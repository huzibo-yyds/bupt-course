==> flow/design.v <==
`timescale 1 ns / 1 ns
module mem(data_in,addr,read,write,data_out);
input[7:0] data_in;
output[7:0] data_out;
input[4:0] addr;
input read,write;
reg[7:0] memory [31:0];
reg[7:0] data_reg;   
always@(posedge write)   
begin
	memory[addr] <= data_in;
end
always@(*)   
begin
	if(read)
		data_reg=memory[addr];   
	else
		data_reg=8'd0;
end
assign data_out=read?data_reg:8'bz;   
endmodule
Tool chain data of mem
Tool output for the design above, in the order of the flow.
Line numbers count from 1 in the design file above.
Operators: Yosys type, input widths -> output width; for muxes data width and select width s.
Cell names lack the library's common part.
{ "design": {"top": "mem", "clk_port": "write", "library": "sky130hd", "pvt_corner": "tt_025C_1v80"} }

Word-level counts
Source: Yosys, flattened and elaborated, memories not mapped. Widths are those after wreduce; folded enables and synchronous resets count as part of the registers. Registers that Yosys merges into a memory's read port (data or address) are not register bits. Print and check cells do not count. Equal cells are merged and count once.
Yosys's memory passes give these memory sizes; they may raise the number of words (mostly to a power of two), join words into wider ones and drop unused or constant bits.
{ "classes": {"muxes": 1} }
{ "op_table": {"columns": ["op", "n"], "rows": [
  ["$mux 8", 1]
]} }
{ "word_totals": {"ram_bits": 256, "memories": 1, "ff_bits": 0, "inputBits": 15, "output_inout_bits": 8} }
{ "mem_list": {"columns": ["memory", "size", "width", "read_ports", "write_ports", "line", "text"], "rows": [
  ["memory", 32, 8, 1, 1, 7, "reg[7:0] memory [31:0];"]
]} }

Logic depth
Longest topological path by Yosys (ltp), each cell counted once; first at word level (registers and memories cut), then after technology mapping (sequential cells cut; the memories' decode and read muxes count).
{ "logic_depth": {"word_depth": 1, "abc_area": 0, "mapped_depth": 7} }

After synthesis
The flow's flattened synthesis, as Yosys stat reports it; memories are mapped. The netlist is that of the ABC_AREA named above (0 if unset); the other value can give another one.
{ "by_type": {"columns": ["cell", "n"], "rows": [
  ["edfxtp_1", 256],
  ["mux2i_1", 128],
  ["o22ai_1", 63],
  ["buf_2", 23],
  ["nor2_1", 29],
  ["nor4_1", 16],
  ["nand4bb_1", 6],
  ["nand2_1", 11],
  ["clkbuf_1", 10],
  ["nand4b_1", 4],
  ["buf_6", 3],
  ["or4b_1", 3],
  ["nor3_1", 4],
  ["or3b_2", 2],
  ["nand3b_1", 2],
  ["or4b_4", 1],
  ["nand2b_1", 2],
  ["o22ai_2", 1]
]} }
Not listed: further types 6, cells in them 6.
{ "synth_totals": {"synth_area_um2": 10062.2, "ff_cells": 256, "stdcells": 570, "seqArea_um2": 7687.4} }

Path before layout
OpenSTA on the mapped netlist: ideal clock, no wires. The path of least setup slack (recovery checks aside). Input and output delay are each 20% of the period. Register names are those of the netlist, which keeps one name where synthesis merged equal registers.
{ "synth_path": {"path_kind": "input -> register", "start": "input addr[1]", "end": "memory memory[27][0]", "n_path_buf": 3, "path_stages": 5, "slack_ps": 182, "input_delay_ps": 488, "clock_period_ps": 2440, "arrival_ps": 1874, "path_delay_ps": 1769, "setup_time_ps": 383, "synth_period_reached_ps": 2258} }
"path_delay_ps" is the arrival time less input delay plus setup time.
"path_stages" counts driving pins, that of a launching flip-flop among them; a cell with two outputs on the path counts twice.
"synth_period_reached_ps" = period - worst setup slack (recovery checks aside). The figure is calculated, with input and output delays left at 20% of the set period.
{ "synth_via": {"cell_sequence": "buf_2 > buf_2 > buf_4 > nand2_1 > nor3_1"} }
{ "synth_lines": {"columns": ["item", "line", "text"], "rows": [
  ["from (decl)", 5, "input[4:0] addr;"],
  ["to (decl)", 7, "reg[7:0] memory [31:0];"]
]} }
No chain of elaborated cells between the ends is given.

Timing after layout
From the final timing report of entry A: the path of least setup slack in the routed layout; clock arrival at registers is part of the times.
The report prints the path's times to 10 ps; the period is as set.
{ "layout_path": {"path_kind": "input -> output", "start": "input addr[2]", "end": "output data_out[5]", "path_stages": 9, "n_path_buf": 5, "slack_ps": -150, "clock_period_ps": 3110, "input_delay_ps": 620, "out_delay_ps": 620, "arrival_ps": 2640} }
The rows between start and end are the longest chain of elaborated cells between them; the timing report does not say that the signal goes this way. Where chains are equally long, one stands for them.
Each line given opens the expression or statement behind the cell; cells for indexed reads and writes are added by Yosys, which also makes memories of some case tables.
The chain passes a memory read, where the word-level depth is cut; so it can be longer than that depth.
{ "layout_via": {"cell_sequence": "clkbuf_2 > buf_6 > buf_4 > nand4b_1 > buf_6 > o22ai_1 > nor4_2 > nand2_1 > dlygate4sd2_1", "elab_chain_len": 2, "cells_between": 2, "lines_between": 2} }
{ "layout_lines": {"columns": ["item", "line", "text"], "rows": [
  ["from (decl)", 5, "input[4:0] addr;"],
  ["$mem_v2 32x8", 7, "reg[7:0] memory [31:0];"],
  ["$mux 8", 20, "assign data_out=read?data_reg:8'bz;"],
  ["to (decl)", 4, "output[7:0] data_out;"]
]} }

# Flow runs of mem

Module mem, platform sky130hd: 2 stored runs of the flow (Yosys, OpenROAD) with differing settings, in no particular order. Input and output delays are each 20% of the period that was set; the output load is 0.01 pF.
"achievedPeriod_ps" = clock period - worst setup slack. The figure is calculated, with input and output delays left at 20% of the set period.
"critical_path_time_ps" is the time allowed to the run's worst setup path (the clock period less input and output delay, where it has them) less its slack. Clock arrival times count: a late capture clock shortens it, a late launch clock lengthens it.
"total_power_uw": no workload was simulated; the value follows from the tool's default switching activity.
"critical_path_time_ps" is known to 10 ps.
[
  {
    "run": "entry A",
    "settings": { "period_ns": 3.11, "CORE_UTILIZATION": 59, "SETUP_SLACK_MARGIN": 0.02, "PLACE_DENSITY_LB_ADDON": 0.07, "CELL_PAD_IN_SITES_DETAIL_PLACEMENT": 1, "ABC_AREA": 0, "GPL_ROUTABILITY_DRIVEN": 0, "CTS_CLUSTER_SIZE": 42, "CTS_CLUSTER_DIAMETER": 305, "MIN_ROUTING_LAYER": "met2", "MAX_ROUTING_LAYER": "met5", "CAP_MARGIN": 20, "CORE_MARGIN": 2, "SLEW_MARGIN": 20 },
    "results": { "synth_area_um2": 10062.2, "final_die_area_um2": 18114.5, "layout_stdcell_area_um2": 11815.1, "util_pct": 71.0, "final_setup_ws_ps": -151, "final_setup_tns_ps": -151, "holdWs_ps": 949, "total_power_uw": 6089, "achievedPeriod_ps": 3261, "critical_path_time_ps": 2020, "timing.worst_path_kind": "input -> output" }
  },
  {
    "run": "entry B",
    "settings": { "period_ns": 1.55, "CORE_UTILIZATION": 59, "CORE_ASPECT_RATIO": 0.71, "CELL_PAD_IN_SITES_GLOBAL_PLACEMENT": 3, "TNS_END_PERCENT": 25, "ABC_AREA": 1, "GPL_ROUTABILITY_DRIVEN": 0, "CTS_CLUSTER_SIZE": 12, "SLEW_MARGIN": 40, "CAP_MARGIN": 20, "CORE_MARGIN": 2 },
    "outcome": "no results, placement failed with GPL-0301"
  }
]
